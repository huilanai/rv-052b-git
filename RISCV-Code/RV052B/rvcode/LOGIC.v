==> flow/design.v <==
`timescale 1ns/100ps
module LOGIC(
    input                               clk,
    input                               rst,
    input       [31:0]                  op1,
    input       [31:0]                  op2,
    input                               start,
    input       [1:0]                   use_part,
    input       [1:0]                   op_mode1,
    input       [2:0]                   op_mode2,
    output      reg                             done,
    output      reg     [31:0]                  res
);
always @ (posedge clk) begin
    if(!rst) begin
        if(start) begin
            case (op_mode2)
            'b000: begin
                res <= (~op1 & op2) | (op1 & ~op2);
                done <= 'd1;
            end
            'b100: begin
                res <= op1 | op2;
                done <= 'd1;
            end
            'b010: begin
                res <= op1 & op2;
                done <= 'd1;
            end
            default: begin
                done <= done;
                res <= res;
            end
            endcase
        end
        else begin
            res <= res;
            done <= 'd0;
        end
    end
    else begin
        done <= 'd0;
        res <= 'd0;
    end
end
endmodule
* Reports on LOGIC
The steps from the RTL of LOGIC to its reports follow in flow order.
Lines are those of the file above, counted from 1.
Library cell names are shortened.
Not given: --
- Design top :: LOGIC
- Clock port :: clk
- Standard-cell library :: sky130hd
- Library corner :: tt_025C_1v80

* Word-level counts
Yosys after proc, flatten, opt, wreduce and memory -nomap, before mapping. Memory bits, and registers merged into a memory's read port (data or address), are not among the register bits. Print and check cells are not counted.
- Input bits :: 74
- Word-level cells :: 18
- Register bits :: 33
- Output and inout bits :: 33
- Bitwise gates (word level) :: 8
- Reductions and logical operators :: 5
- Equal/unequal tests :: 2
- Muxes and demuxes :: 1
** Operator list (count)
- AND 32 bit :: 3
- case mux 32 bit (select 3 bit) :: 1
- OR 32 bit :: 2
- NOT 32 bit :: 2
- equality test 3 x 2 -> 1 bit (second input constant) :: 1
- equality test 3 bit (second input constant) :: 1
- logical NOT 3 bit :: 1
- nonzero test 3 bit :: 1
- OR reduction 3 bit :: 1
- AND reduction 2 bit :: 1
- OR reduction 2 bit :: 1
- NOT 1 bit :: 1

* Longest topological paths
Longest topological path by Yosys (ltp), each cell counted once; first at word level (registers and memories cut), then after technology mapping (sequential cells cut; the memories' decode and read muxes count).
- Word-level depth :: 4
- ABC_AREA :: 0
- Mapped depth :: 6
- Mapped depth without buffers :: 5

* Mapped cells and area
Source: synth_stat.txt of the flow (Yosys; design flattened, memories mapped). It holds for the ABC_AREA given above (unset counts as 0); a run with the other value may have another netlist.
- Buffers :: 28
- Mapped cells :: 355
- Flip-flop cells :: 33
- Cell area after synthesis :: 2862.7 um^2
** Cells by type (count)
- ha_1 :: 64
- dfxtp_1 :: 33
- a311oi_1 :: 32
- inv_1 :: 64
- nor2b_1 :: 33
- o22ai_1 :: 32
- a21oi_1 :: 33
- nand2_1 :: 32
- buf_2 :: 10
- buf_6 :: 3
- buf_4 :: 4
- clkbuf_1 :: 8
- xnor2_2 :: 1
- buf_1 :: 3
- nor3b_1 :: 1
- nand2_2 :: 1
- nor2_1 :: 1

* Path before layout
OpenSTA on the mapped netlist: ideal clock, no wires. The path of least setup slack (recovery checks aside). Input and output delay are each 20% of the period. Register names are those of the netlist, which keeps one name where synthesis merged equal registers.
- Path kind :: input-to-reg
- From :: input port op_mode2[1]
- To :: register res[0]
- Path delay :: 0.880 ns
- Period :: 1.26 ns
- Setup slack :: 0.128 ns
- Buffers on the path :: 2
- Data arrival time :: 1.041 ns
- Stages :: 5
- Data required time :: 1.169 ns
- Period reached after synthesis :: 1.132 ns
"path delay" = arrival - input delay + setup time.
"stages" counts driving pins, that of a launching flip-flop among them; a cell with two outputs on the path counts twice.
"period reached after synthesis" is the clock period less the worst setup slack; recovery checks do not enter. This is arithmetic on one report: input and output delays are still those of the set period (20% each).
The rows between start and end are the longest chain of elaborated cells between them; the timing report does not say that the signal goes this way. Where chains are equally long, one stands for them.
Each line given opens the expression or statement behind the cell; cells for indexed reads and writes are added by Yosys, which also makes memories of some case tables.
At most two assigning lines are given for a register; there are more.
- Cells stage by stage :: buf_6 -> xnor2_2 -> buf_4 -> nand2_1 -> a311oi_1
- Cells in the longest elaborated chain :: 3
- Elaborated cells between the ends (all ways) :: 6
- RTL lines with such cells :: 1
** RTL lines, path after synthesis
- start, declared :: RTL line 10 : input       [2:0]                   op_mode2,
- equality test 3 x 2 -> 1 bit :: RTL line 17 : case (op_mode2)
- nonzero test 3 bit
- AND reduction 2 bit
- end, assigned :: RTL line 19 : res <= (~op1 & op2) | (op1 & ~op2);
- end, assigned :: RTL line 23 : res <= op1 | op2;
- end, declared :: RTL line 12 : output      reg     [31:0]                  res

* Path in the finished layout
From the final timing report of job 2: the path of least setup slack in the routed layout; clock arrival at registers is part of the times.
- Path kind :: input-to-reg
- From :: input port op1[16]
- To :: register res[16]
- Stages :: 6
- Period :: 1.87 ns
- Setup slack :: 0.42 ns
- Data arrival time :: 1.63 ns
- Buffers on the path :: 1
- Data required time :: 2.06 ns
The rows between start and end are the longest chain of elaborated cells between them; the timing report does not say that the signal goes this way. Where chains are equally long, one stands for them.
At most two assigning lines are given for a register; there are more.
- Cells stage by stage :: clkdlybuf4s50_1 -> inv_1 -> ha_1 -> nor2b_1 -> o22ai_1 -> a311oi_1
- Cells in the longest elaborated chain :: 4
- Elaborated cells between the ends (all ways) :: 7
- RTL lines with such cells :: 4
** RTL lines, path post-layout
- start, declared :: RTL line 5 : input       [31:0]                  op1,
- NOT 32 bit :: RTL line 19 : res <= (~op1 & op2) | (op1 & ~op2);
- AND 32 bit :: RTL line 19
- OR 32 bit :: RTL line 19
- case mux 32 bit (select 3 bit) :: RTL line 17 : case (op_mode2)
- end, assigned :: RTL line 19
- end, assigned :: RTL line 23 : res <= op1 | op2;
- end, declared :: RTL line 12 : output      reg     [31:0]                  res

==> results <==
2 stored runs of LOGIC in the flow (synthesis by Yosys, layout by OpenROAD, sky130hd cells), in arbitrary order. Constraints: input delay and output delay 20% of the set period each, output load 0.01 pF.
"clock period reached" means the clock period less the worst setup slack. The figure is calculated, with input and output delays left at 20% of the set period.
"allowed time less slack (worst setup path)": the worst setup path's part of the clock period (all of it between registers, 20% less for each end at a port) less its slack. A launch clock that arrives late makes it longer, a capture clock that arrives late makes it shorter.
"total power of the final layout" is the tool's figure for a default switching activity; nothing was simulated.

** Job 1
- Settings :: period_ns=0.832; CORE_UTILIZATION=52; SETUP_SLACK_MARGIN=0.21; PLACE_DENSITY_LB_ADDON=0.25; HOLD_SLACK_MARGIN=0.19; CORE_MARGIN=10; CELL_PAD_IN_SITES_DETAIL_PLACEMENT=2; ABC_AREA=0; GPL_TIMING_DRIVEN=0; CAP_MARGIN=20; SLEW_MARGIN=20
- Outcome :: no results, placement failed with DPL-0033

** Job 2
- Settings :: period_ns=1.87; CORE_UTILIZATION=16; SETUP_SLACK_MARGIN=0.39; HOLD_SLACK_MARGIN=0.27; CORE_ASPECT_RATIO=0.9; CORE_MARGIN=5; CELL_PAD_IN_SITES_DETAIL_PLACEMENT=1; GPL_TIMING_DRIVEN=1; MIN_ROUTING_LAYER=met2; CAP_MARGIN=20; SLEW_MARGIN=20
- Netlist area reported by Yosys :: 2862.7 um^2
- Area inside the die boundary :: 20670.5 um^2
- Standard-cell area of the final layout :: 4430.5 um^2
- Utilization of the finished layout :: 25.2 %
- Setup slack of the critical path :: 0.425 ns
- Total negative slack on setup checks :: 0.000 ns
- Post-route worst hold slack :: 0.423 ns
- Total power of the final layout :: 2378 µW
- Clock period reached :: 1.445 ns
- Allowed time less slack (worst setup path) :: 1.07 ns
- Critical path kind :: input-to-reg
